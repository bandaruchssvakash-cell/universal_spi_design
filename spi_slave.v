==> flow/design.v <==
module SPI_Slave_AllModes
  (
   input        i_Rst_L,
   input        i_Clk,
   input        i_CPOL,
   input        i_CPHA,
   input        i_SPI_Clk,
   input        i_SPI_MOSI,
   input        i_SPI_CS_n,
   output reg   o_SPI_MISO,
   input  [7:0] i_TX_Byte,
   output reg   o_RX_DV,
   output reg [7:0] o_RX_Byte
   );
  reg [2:0] r_SPI_Clk_Sync;  
  reg [1:0] r_SPI_CS_Sync;
  wire w_SPI_Clk_Rising  = (r_SPI_Clk_Sync[2:1] == 2'b01);
  wire w_SPI_Clk_Falling = (r_SPI_Clk_Sync[2:1] == 2'b10);
  wire w_SPI_CS_Active   = ~r_SPI_CS_Sync[1];
  reg [2:0] r_Bit_Idx;
  reg [7:0] r_RX_Temp;
  reg [7:0] r_TX_Temp;
  reg w_Sample_Enable;
  reg w_Drive_Enable;
  always @(posedge i_Clk or negedge i_Rst_L) begin
    if (~i_Rst_L) begin
      r_SPI_Clk_Sync <= 3'b000;
      r_SPI_CS_Sync  <= 2'b11;
      o_RX_DV        <= 1'b0;
      o_RX_Byte      <= 8'h00;
      o_SPI_MISO     <= 1'b0;
      r_Bit_Idx      <= 3'b111;
      r_TX_Temp      <= 8'h00;
    end
    else begin
      r_SPI_Clk_Sync <= {r_SPI_Clk_Sync[1:0], i_SPI_Clk};
      r_SPI_CS_Sync  <= {r_SPI_CS_Sync[0], i_SPI_CS_n};
      o_RX_DV        <= 1'b0;
      w_Sample_Enable <= 1'b0;
      w_Drive_Enable  <= 1'b0;
      if (i_CPOL == 0) begin
        if (i_CPHA == 0) begin  
           if (w_SPI_Clk_Rising) w_Sample_Enable <= 1;
           if (w_SPI_Clk_Falling) w_Drive_Enable <= 1;
        end else begin          
           if (w_SPI_Clk_Rising) w_Drive_Enable <= 1;
           if (w_SPI_Clk_Falling) w_Sample_Enable <= 1;
        end
      end else begin  
         if (i_CPHA == 0) begin  
           if (w_SPI_Clk_Falling) w_Sample_Enable <= 1;
           if (w_SPI_Clk_Rising) w_Drive_Enable <= 1;
         end else begin          
           if (w_SPI_Clk_Falling) w_Drive_Enable <= 1;
           if (w_SPI_Clk_Rising) w_Sample_Enable <= 1;
         end
      end
      if (w_SPI_CS_Active) begin
        if (w_Sample_Enable) begin
          r_RX_Temp[r_Bit_Idx] <= i_SPI_MOSI;
          if (r_Bit_Idx == 0) begin
             o_RX_DV     <= 1'b1;
             o_RX_Byte   <= {r_RX_Temp[7:1], i_SPI_MOSI};
             r_Bit_Idx   <= 3'b111;
             r_TX_Temp   <= i_TX_Byte; 
          end else begin
             r_Bit_Idx <= r_Bit_Idx - 1;
          end
        end
        if (w_Drive_Enable) begin
           o_SPI_MISO <= r_TX_Temp[r_Bit_Idx];
        end
      end
      else begin
        r_Bit_Idx <= 3'b111;
        r_TX_Temp <= i_TX_Byte;
        if (i_CPHA == 0) o_SPI_MISO <= i_TX_Byte[7];
      end
    end
  end
endmodule
**From RTL to reports: SPI_Slave_AllModes**

The steps from the RTL of SPI_Slave_AllModes to its reports follow in flow order.
Line numbers count from 1 in the design file above.
Operators carry their Yosys type and port widths (W data, S select, Z words).
A cell with - has no value.

- Design top: SPI_Slave_AllModes
- Clock port: i_Clk
- Standard-cell library: sky130hd
- Timing corner: tt_025C_1v80

**Elaborated design**

Source: Yosys, flattened and elaborated, memories not mapped. Widths are those after wreduce. Registers that Yosys merges into a memory's read port (data or address) are not register bits. Print and check cells do not count. Equal cells are merged and count once.

- Word-level cells: 48
- Output and inout bits: 10
- Input bits: 15
- Bits in registers: 36

- Reduce/logical cells: 8
- Bitwise operators: 4
- $add $sub $neg: 2
- Shift-type cells: 3
- Equal/unequal tests: 3
- Muxes and demuxes: 18

Operators by type and width:

| operator | number |
|---|---|
| $mux W8 | 3 |
| $mux W1 | 12 |
| $mux W3 | 3 |
| $shift A1 B4 Y8 | 1 |
| $shift A1 B4 Y8 const A | 1 |
| $shiftx A8 B3 Y1 | 1 |
| $and A8 B8 Y8 | 1 |
| $or A8 B8 Y8 | 1 |
| $not A8 Y8 | 1 |
| $reduce_bool A2 Y1 | 3 |
| $reduce_and A3 Y1 | 2 |
| $reduce_and A2 Y1 | 2 |
| $neg A3 Y4 | 1 |
| $sub A3 B1 Y3 const B | 1 |
| $logic_not A3 Y1 | 1 |
| $eq A2 B1 Y1 const B | 1 |
| $eq A2 B2 Y1 const B | 1 |
| $ne A2 B2 Y1 const B | 1 |
| $not A1 Y1 | 1 |

**Depth**

Depth = most cells in a row (Yosys ltp): at word level without a register or memory, in the mapped netlist without a sequential cell, where the memories' decode and read muxes count.

- Depth in word-level cells: 5
- ABC_AREA: 0
- Mapped depth: 8

**Mapped cells and area**

Source: synth_stat.txt of the flow (Yosys; design flattened, memories mapped). It holds for the ABC_AREA given above (unset counts as 0); a run with the other value may have another netlist.

- Flip-flop cells: 35
- Sequential area: 927.1 µm²
- Synthesis area: 1584.0 µm²
- Cells in the netlist: 111
- Buffers: 3

Cell types:

| cell type | number | total area (µm²) |
|---|---|---|
| sky130_fd_sc_hd__dfrtp_1 | 21 | 525.504 |
| sky130_fd_sc_hd__edfxtp_1 | 9 | 270.259 |
| sky130_fd_sc_hd__dfstp_2 | 5 | 131.376 |
| sky130_fd_sc_hd__mux2_4 | 8 | 120.115 |
| sky130_fd_sc_hd__mux2_1 | 9 | 101.347 |
| sky130_fd_sc_hd__ha_1 | 4 | 50.048 |
| sky130_fd_sc_hd__mux2_2 | 4 | 45.043 |
| sky130_fd_sc_hd__nand2_1 | 9 | 33.782 |
| sky130_fd_sc_hd__o21ai_0 | 6 | 30.029 |
| sky130_fd_sc_hd__nor3b_2 | 2 | 25.024 |
| sky130_fd_sc_hd__buf_6 | 2 | 22.522 |
| sky130_fd_sc_hd__inv_1 | 6 | 22.522 |
| sky130_fd_sc_hd__mux4_2 | 1 | 22.522 |
| sky130_fd_sc_hd__mux2i_1 | 2 | 20.019 |
| sky130_fd_sc_hd__a21oi_4 | 1 | 16.266 |
| sky130_fd_sc_hd__nor2_1 | 4 | 15.014 |
| sky130_fd_sc_hd__o31ai_1 | 2 | 15.014 |
| sky130_fd_sc_hd__nand2b_1 | 2 | 12.512 |

Other cell types: 14; their cells: 14.

**Worst setup path after synthesis**

Path of least setup slack by OpenSTA after synthesis, without wires, with an ideal clock, recovery checks aside; 20% of the period is set as input and as output delay. Where synthesis merged equal registers, the netlist keeps one of their names.

- Path type: reg-to-reg
- From: register r_Bit_Idx[0]
- To: register r_RX_Temp[2]
- Slack: 0.140 ns
- Stages: 9
- Clock period: 2.31 ns
- Time at the first pin: 0.000 ns
- Arrival time: 1.908 ns
- Path delay: 2.170 ns
- Period reached after synthesis: 2.17 ns

"path delay" is the arrival time less input delay plus setup time.
"stages" counts driving pins, that of a launching flip-flop among them; a cell with two outputs on the path counts twice.
"period reached after synthesis" is the clock period less the worst setup slack; recovery checks do not enter. This is arithmetic on one report: input and output delays are still those of the set period (20% each).
Between the ends stands the longest chain of elaborated cells between them, by number of cells; it is not shown to be the way that was timed. Of several equally long chains one is given.
Each line given opens the expression or statement behind the cell; cells for indexed reads and writes are added by Yosys, which also makes memories of some case tables.
At most two assigning lines are given for a register; there are more.

- Path through: sky130_fd_sc_hd__dfstp_2 > sky130_fd_sc_hd__buf_6 > sky130_fd_sc_hd__inv_1 > sky130_fd_sc_hd__ha_1 > sky130_fd_sc_hd__ha_1 > sky130_fd_sc_hd__clkbuf_1 > sky130_fd_sc_hd__nand2_1 > sky130_fd_sc_hd__nor2_1 > sky130_fd_sc_hd__mux2_1
- Cells in the longest elaborated chain: 5

RTL lines, path post-synthesis:

| element | line | source |
|---|---|---|
| start: declaration | 20 | `reg [2:0] r_Bit_Idx;` |
| start: assignment | 32 | `r_Bit_Idx      <= 3'b111;` |
| start: assignment | 67 | `r_Bit_Idx <= r_Bit_Idx - 1;` |
| $neg A3 Y4 | 60 | `r_RX_Temp[r_Bit_Idx] <= i_SPI_MOSI;` |
| $shift A1 B4 Y8 | 60 |  |
| $not A8 Y8 | 60 |  |
| $and A8 B8 Y8 | 60 |  |
| $or A8 B8 Y8 | 60 |  |
| end: assignment | 60 |  |
| end: declaration | 21 | `reg [7:0] r_RX_Temp;` |

**Path in the finished layout**

Path of least setup slack in the final report of run 1 (OpenROAD, finished layout, wires in). Where an end is a register, its clock arrival counts in the times.

- Path type: reg-to-reg
- From: register r_Bit_Idx[0]
- To: register r_RX_Temp[2]
- Time at the first pin: 0.28 ns
- Arrival time: 2.24 ns
- Slack: 1.53 ns
- Clock period: 3.74 ns
- Stages: 7

Between the ends stands the longest chain of elaborated cells between them, by number of cells; it is not shown to be the way that was timed. Of several equally long chains one is given.
At most two assigning lines are given for a register; there are more.

- Path through: sky130_fd_sc_hd__dfstp_2 > sky130_fd_sc_hd__inv_1 > sky130_fd_sc_hd__ha_1 > sky130_fd_sc_hd__ha_1 > sky130_fd_sc_hd__nand2_1 > sky130_fd_sc_hd__nor2_1 > sky130_fd_sc_hd__mux2_1
- Cells in the longest elaborated chain: 5

RTL lines, path after layout:

| element | line | source |
|---|---|---|
| start: declaration | 20 | `reg [2:0] r_Bit_Idx;` |
| start: assignment | 32 | `r_Bit_Idx      <= 3'b111;` |
| start: assignment | 67 | `r_Bit_Idx <= r_Bit_Idx - 1;` |
| $neg A3 Y4 | 60 | `r_RX_Temp[r_Bit_Idx] <= i_SPI_MOSI;` |
| $shift A1 B4 Y8 | 60 |  |
| $not A8 Y8 | 60 |  |
| $and A8 B8 Y8 | 60 |  |
| $or A8 B8 Y8 | 60 |  |
| end: assignment | 60 |  |
| end: declaration | 21 | `reg [7:0] r_RX_Temp;` |

Lab notebook: SPI_Slave_AllModes

Top module SPI_Slave_AllModes; platform sky130hd; tools Yosys and OpenROAD; 2 stored runs in no particular order. Input and output delays are each 20% of the period that was set; the output load is 0.01 pF.
"period achieved": clock period set for the run, less the worst setup slack. It is reckoned from that one timing run; input and output delays stay at 20% of the period that was set.
"worst setup path time" = time allowed to the worst setup path (clock period - input delay - output delay, where it has them) - its slack; a late launch clock adds to it, a late capture clock takes from it.
By "power consumption" is meant OpenSTA's value without simulated activity: inputs other than the clock are taken to toggle once in ten clock periods, and the tool carries that through the logic.
Settings: -- = not set for that run.
Results: -- = not shown.

| name | run 1 | run 2 |
|---|---|---|
| period_ns | 3.74 | 3.01 |
| CORE_UTILIZATION | 26 | 67 |
| SETUP_SLACK_MARGIN | -0.03 | -- |
| PLACE_DENSITY_LB_ADDON | 0.25 | 0.17 |
| HOLD_SLACK_MARGIN | -0.05 | -- |
| CORE_ASPECT_RATIO | 0.62 | 0.91 |
| TNS_END_PERCENT | 10 | -- |
| CTS_CLUSTER_DIAMETER | 328 | -- |
| SLEW_MARGIN | 0 | 15 |
| MAX_ROUTING_LAYER | met5 | met4 |
| CAP_MARGIN | 20 | 20 |
| CORE_MARGIN | 2 | 2 |
| CELL_PAD_IN_SITES_GLOBAL_PLACEMENT | -- | 3 |
| GPL_ROUTABILITY_DRIVEN | -- | 0 |
| CTS_CLUSTER_SIZE | -- | 59 |
| netlist area reported by Yosys (µm²) | 1584.0 | -- |
| die area (µm²) | 6750.9 | -- |
| standard-cell area after routing (µm²) | 2042.0 | -- |
| post-layout utilization (%) | 34.7 | -- |
| lowest setup slack (ns) | 1.535 | -- |
| post-route setup TNS (ns) | 0.000 | -- |
| final worst hold slack (ns) | 0.358 | -- |
| power consumption (mW) | 0.9245 | -- |
| period achieved (ns) | 2.205 | -- |
| worst setup path time (ns) | 2.21 | -- |
| worst setup path kind | reg-to-reg | -- |

Run 2: not finished: placement ended with error FLW-0024
